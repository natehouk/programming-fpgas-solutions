==> flow/design.v <==
`timescale 1ns / 1ps
module tone(
    input CLK,
    input[31:0] period,  
    output reg tone_out
    );
parameter CLK_F = 32;  
reg [5:0] prescaler = 0; 
reg [31:0] counter = 0;
always @(posedge CLK)
begin
  prescaler <= prescaler + 1;
  if (prescaler == CLK_F / 2 - 1) 
  begin
    prescaler <= 0;
    counter <= counter + 1;
    if (counter == period - 1)
    begin
      counter <= 0;
      tone_out <= ~ tone_out;
    end		
  end  
end
endmodule
`timescale 1ns / 1ps
module tone_tester(
    input CLK,
    output tone_1khz,
    output tone_100hz,
    output tone_12khz
    );
reg [31:0] period_1khz = 1000;
reg [31:0] period_100hz = 10000;
reg [31:0] period_12khz = 80;
tone #(12) t1(.CLK (CLK), .period (period_1khz), .tone_out (tone_1khz));
tone #(12) t2(.CLK (CLK), .period (period_100hz), .tone_out (tone_100hz));
tone #(12) t3(.CLK (CLK), .period (period_12khz), .tone_out (tone_12khz));
endmodule
Tool chain data of tone_tester. What the tools print for tone_tester, step after step. Line numbers count from 1 in the design file above. Operators: Yosys type, input widths -> output width; for muxes data width and select width s. Library cell names are shortened. Not given: n/a

Top: tone_tester. Clock: CLK. Cell library: sky130hd. Corner: tt_025C_1v80.

Word-level counts. Source: Yosys, flattened and elaborated, memories not mapped. Widths are those after wreduce. Registers that Yosys merges into a memory's read port (data or address) are not register bits. Print and check cells do not count. Equal cells are merged and count once.

The figure for bits in latches is 0. For RAM bits the number is 0. The figure for memory bits (read-only) is 0. Memory cells: 0. For register bits after elaboration the number is 117. The figure for word width x clocked read ports is 0. For input port bits the number is 1. The figure for cells after elaboration is 27.

The entry for divide/modulo/power cells reads 0. Reduce/logical cells: 3. Under add/sub/neg operators stands 6. Bitwise operators: 3. The entry for magnitude comparators reads 0. The figure for shift operators is 0. Under mux-type cells stands 0. The entry for equal/unequal tests reads 6. The entry for multipliers reads 0.

Operators by type and width (count): $add 32x1->32 const B (3); $eq 32x10->1 const B (1); $eq 32x14->1 const B (1); $eq 32x7->1 const B (1); $add 6x1->6 const B (3); $eq 6x3->1 const B (3); $reduce_and 2->1 (3); $not 1->1 (3).

Depth. Yosys ltp: most cells in a row. Word level: on the elaborated netlist, between registers, memories and ports. Mapped: between sequential cells and ports; inverters and the memories' decode and read muxes count.

The figure for depth after elaboration is 2. ABC_AREA: 0. Under mapped depth stands 6. For gate-level depth less buffers the number is 5.

Mapped cells and area. The flow's flattened synthesis, as Yosys stat reports it; memories are mapped. The netlist is that of the ABC_AREA named above (0 if unset); the other value can give another one.

Cells by type (count): edfxtp_1 (99); xnor2_1 (78); dfxtp_1 (18); nand4_1 (39); nand3_1 (43); xor2_1 (24); nor2_1 (48); ha_1 (9); nor4_1 (17); nand2_1 (27); and3_1 (15); nor4_4 (4); and4_1 (9); inv_1 (12); nor3_1 (9); and2_1 (7); and4b_1 (3); clkbuf_1 (7).

Not listed: further types 11, cells in them 16.

Under sequential part of the area stands 0.0033332 mm². The figure for buffers is 8. Under mapped flip-flops stands 117. For synthesis area the number is 0.005773 mm². For mapped cells the number is 484.

The figures by module come from a second, unflattened synthesis with its own total; it is not the netlist above.

For cells (unflattened synthesis) the number is 1157. The figure for area total of the unflattened synthesis is 0.0103224 mm².

Each row is one instance without its submodules.

By module: tone #(CLK_F=12) (cells 385, area 0.0034383 mm², instances 3, seq. area 0.0011111 mm²); tone_tester (cells 2, area 0.0000075 mm², instances 1, seq. area 0 mm²).

Timing after synthesis. OpenSTA on the mapped netlist: ideal clock, no wires. The path of least setup slack (recovery checks aside). Input and output delay are each 20% of the period. Register names are those of the netlist, which keeps one name where synthesis merged equal registers.

Path kind: register -> register. Start: register t1.prescaler[0]. End: register t1.tone_out. The entry for arrival reads 1933 ps. Under data required time stands 2703 ps. The figure for path slack is 770 ps. For buffers on the path the number is 1. Under time at the first pin stands 0 ps. The figure for path delay is 2230 ps. For period the number is 3000 ps. Stages on the path: 5. Synthesis period reached: 2230 ps.

"path delay" = arrival - input delay + setup time. "stages on the path": output pins that drive a net of the path, with the launching flip-flop's if there is one; two outputs of one cell count as two. "synthesis period reached" is the clock period less the worst setup slack; recovery checks do not enter. This is arithmetic on one report: input and output delays are still those of the set period (20% each). Between the ends stands the longest chain of elaborated cells between them, by number of cells; it is not shown to be the way that was timed. Of several equally long chains one is given. Each line given opens the expression or statement behind the cell; cells for indexed reads and writes are added by Yosys, which also makes memories of some case tables.

Path through: dfxtp_1 ha_1 and4b_1 clkbuf_1 and2_1. For length of the longest elaborated chain the number is 2.

RTL lines, path after synthesis: start: declaration (RTL line 8) `reg [5:0] prescaler = 0;`; start: assignment (RTL line 12) `prescaler <= prescaler + 1;`; start: assignment (RTL line 15) `prescaler <= 0;`; $eq 6x3->1 (RTL line 13) `if (prescaler == CLK_F / 2 - 1)`; $reduce_and 2->1; end: assignment (RTL line 20) `tone_out <= ~ tone_out;`; end: declaration (RTL line 5) `output reg tone_out`.

Path in the finished layout. Path of least setup slack in the final report of stored run 1 (OpenROAD, finished layout, wires in). Where an end is a register, its clock arrival counts in the times. The report prints the path's times to 10 ps; the period is as set.

Path kind: register -> register. Start: register t2.counter[6]. End: register t2.tone_out. Stages on the path: 5. Under time at the first pin stands 410 ps. For period the number is 1750 ps. Under data required time stands 1880 ps. The figure for path slack is -60 ps. For buffers on the path the number is 0. The entry for arrival reads 1940 ps.

Between the ends stands the longest chain of elaborated cells between them, by number of cells; it is not shown to be the way that was timed. Of several equally long chains one is given.

Path through: edfxtp_1 or3_1 or3_4 nor3_4 and2_1. For length of the longest elaborated chain the number is 2.

RTL lines, path after layout: start: declaration (RTL line 9) `reg [31:0] counter = 0;`; start: assignment (RTL line 16) `counter <= counter + 1;`; start: assignment (RTL line 19) `counter <= 0;`; $eq 32x14->1 (RTL line 17) `if (counter == period - 1)`; $reduce_and 2->1; end: assignment (RTL line 20) `tone_out <= ~ tone_out;`; end: declaration (RTL line 5) `output reg tone_out`.

Data sheet: physical implementation of tone_tester

Stored flow runs of tone_tester (2 of them; Yosys, OpenROAD, sky130hd). They differ in their settings and are not a sequence. Constraints: input delay and output delay 20% of the set period each, output load 0.01 pF. "reached clock period" = clock period - worst setup slack. The figure is calculated, with input and output delays left at 20% of the set period. "total power of the final layout": no workload was simulated; the value follows from the tool's default switching activity.

Files of stored run 1:
==> flow/run.sh <==
#!/bin/bash
# the make line also repeats the synthesis and layout settings of config.mk as NAME=value (left out here)
make -C /OpenROAD-flow-scripts/flow DESIGN_CONFIG=/design/flow/config.mk WORK_HOME=/design/flow/orfs CLKGATE_MAP_FILE= finish
==> flow/config.mk <==
export PLATFORM = sky130hd
export DESIGN_NAME = tone_tester
export DESIGN_NICKNAME = tone_tester
export VERILOG_FILES = /design/flow/design.v
export SDC_FILE = /design/flow/constraint.sdc
export NUM_CORES = 4
export LEC_CHECK = 0
export CAP_MARGIN = 25
export CELL_PAD_IN_SITES_GLOBAL_PLACEMENT = 2
export CORE_MARGIN = 4
export CORE_UTILIZATION = 18
export CTS_CLUSTER_SIZE = 68
export MIN_ROUTING_LAYER = met1
export SETUP_SLACK_MARGIN = 0.25
export SLEW_MARGIN = 20
==> flow/constraint.sdc <==
create_clock -name core_clock -period 1.75 [get_ports {CLK}]
set_input_delay 0.3500 -clock core_clock [delete_from_list [all_inputs] [get_ports {CLK}]]
set_output_delay 0.3500 -clock core_clock [all_outputs]
set_load 0.01 [all_outputs]

Results of stored run 1. The measured synthesized cell area is 0.005773 mm². The overall die area comes to 0.0350008 mm². The area of the standard cells in the finished layout comes to 0.0088322 mm². For the setup slack of the worst path the run shows -63 ps. The total power of the final layout comes to 0.006335 W. For the reached clock period the run shows 1,813 ps.

Files of stored run 2:
==> flow/run.sh <==
#!/bin/bash
# the make line also repeats the synthesis and layout settings of config.mk as NAME=value (left out here)
make -C /OpenROAD-flow-scripts/flow DESIGN_CONFIG=/design/flow/config.mk WORK_HOME=/design/flow/orfs CLKGATE_MAP_FILE= finish
==> flow/config.mk <==
export PLATFORM = sky130hd
export DESIGN_NAME = tone_tester
export DESIGN_NICKNAME = tone_tester
export VERILOG_FILES = /design/flow/design.v
export SDC_FILE = /design/flow/constraint.sdc
export NUM_CORES = 4
export LEC_CHECK = 0
export ABC_AREA = 1
export CAP_MARGIN = 20
export CORE_ASPECT_RATIO = 1.42
export CORE_MARGIN = 2
export CORE_UTILIZATION = 55
export CTS_CLUSTER_DIAMETER = 287
export PLACE_DENSITY_LB_ADDON = 0.1
export SLEW_MARGIN = 20
export TNS_END_PERCENT = 80
==> flow/constraint.sdc <==
create_clock -name core_clock -period 3.69 [get_ports {CLK}]
set_input_delay 0.7380 -clock core_clock [delete_from_list [all_inputs] [get_ports {CLK}]]
set_output_delay 0.7380 -clock core_clock [all_outputs]
set_load 0.01 [all_outputs]

Results of stored run 2. The measured synthesized cell area is 0.007247 mm². The overall die area comes to 0.0141243 mm². The area of the standard cells in the finished layout comes to 0.0080765 mm². For the setup slack of the worst path the run shows 1,634 ps. The total power of the final layout comes to 0.003072 W. For the reached clock period the run shows 2,056 ps.
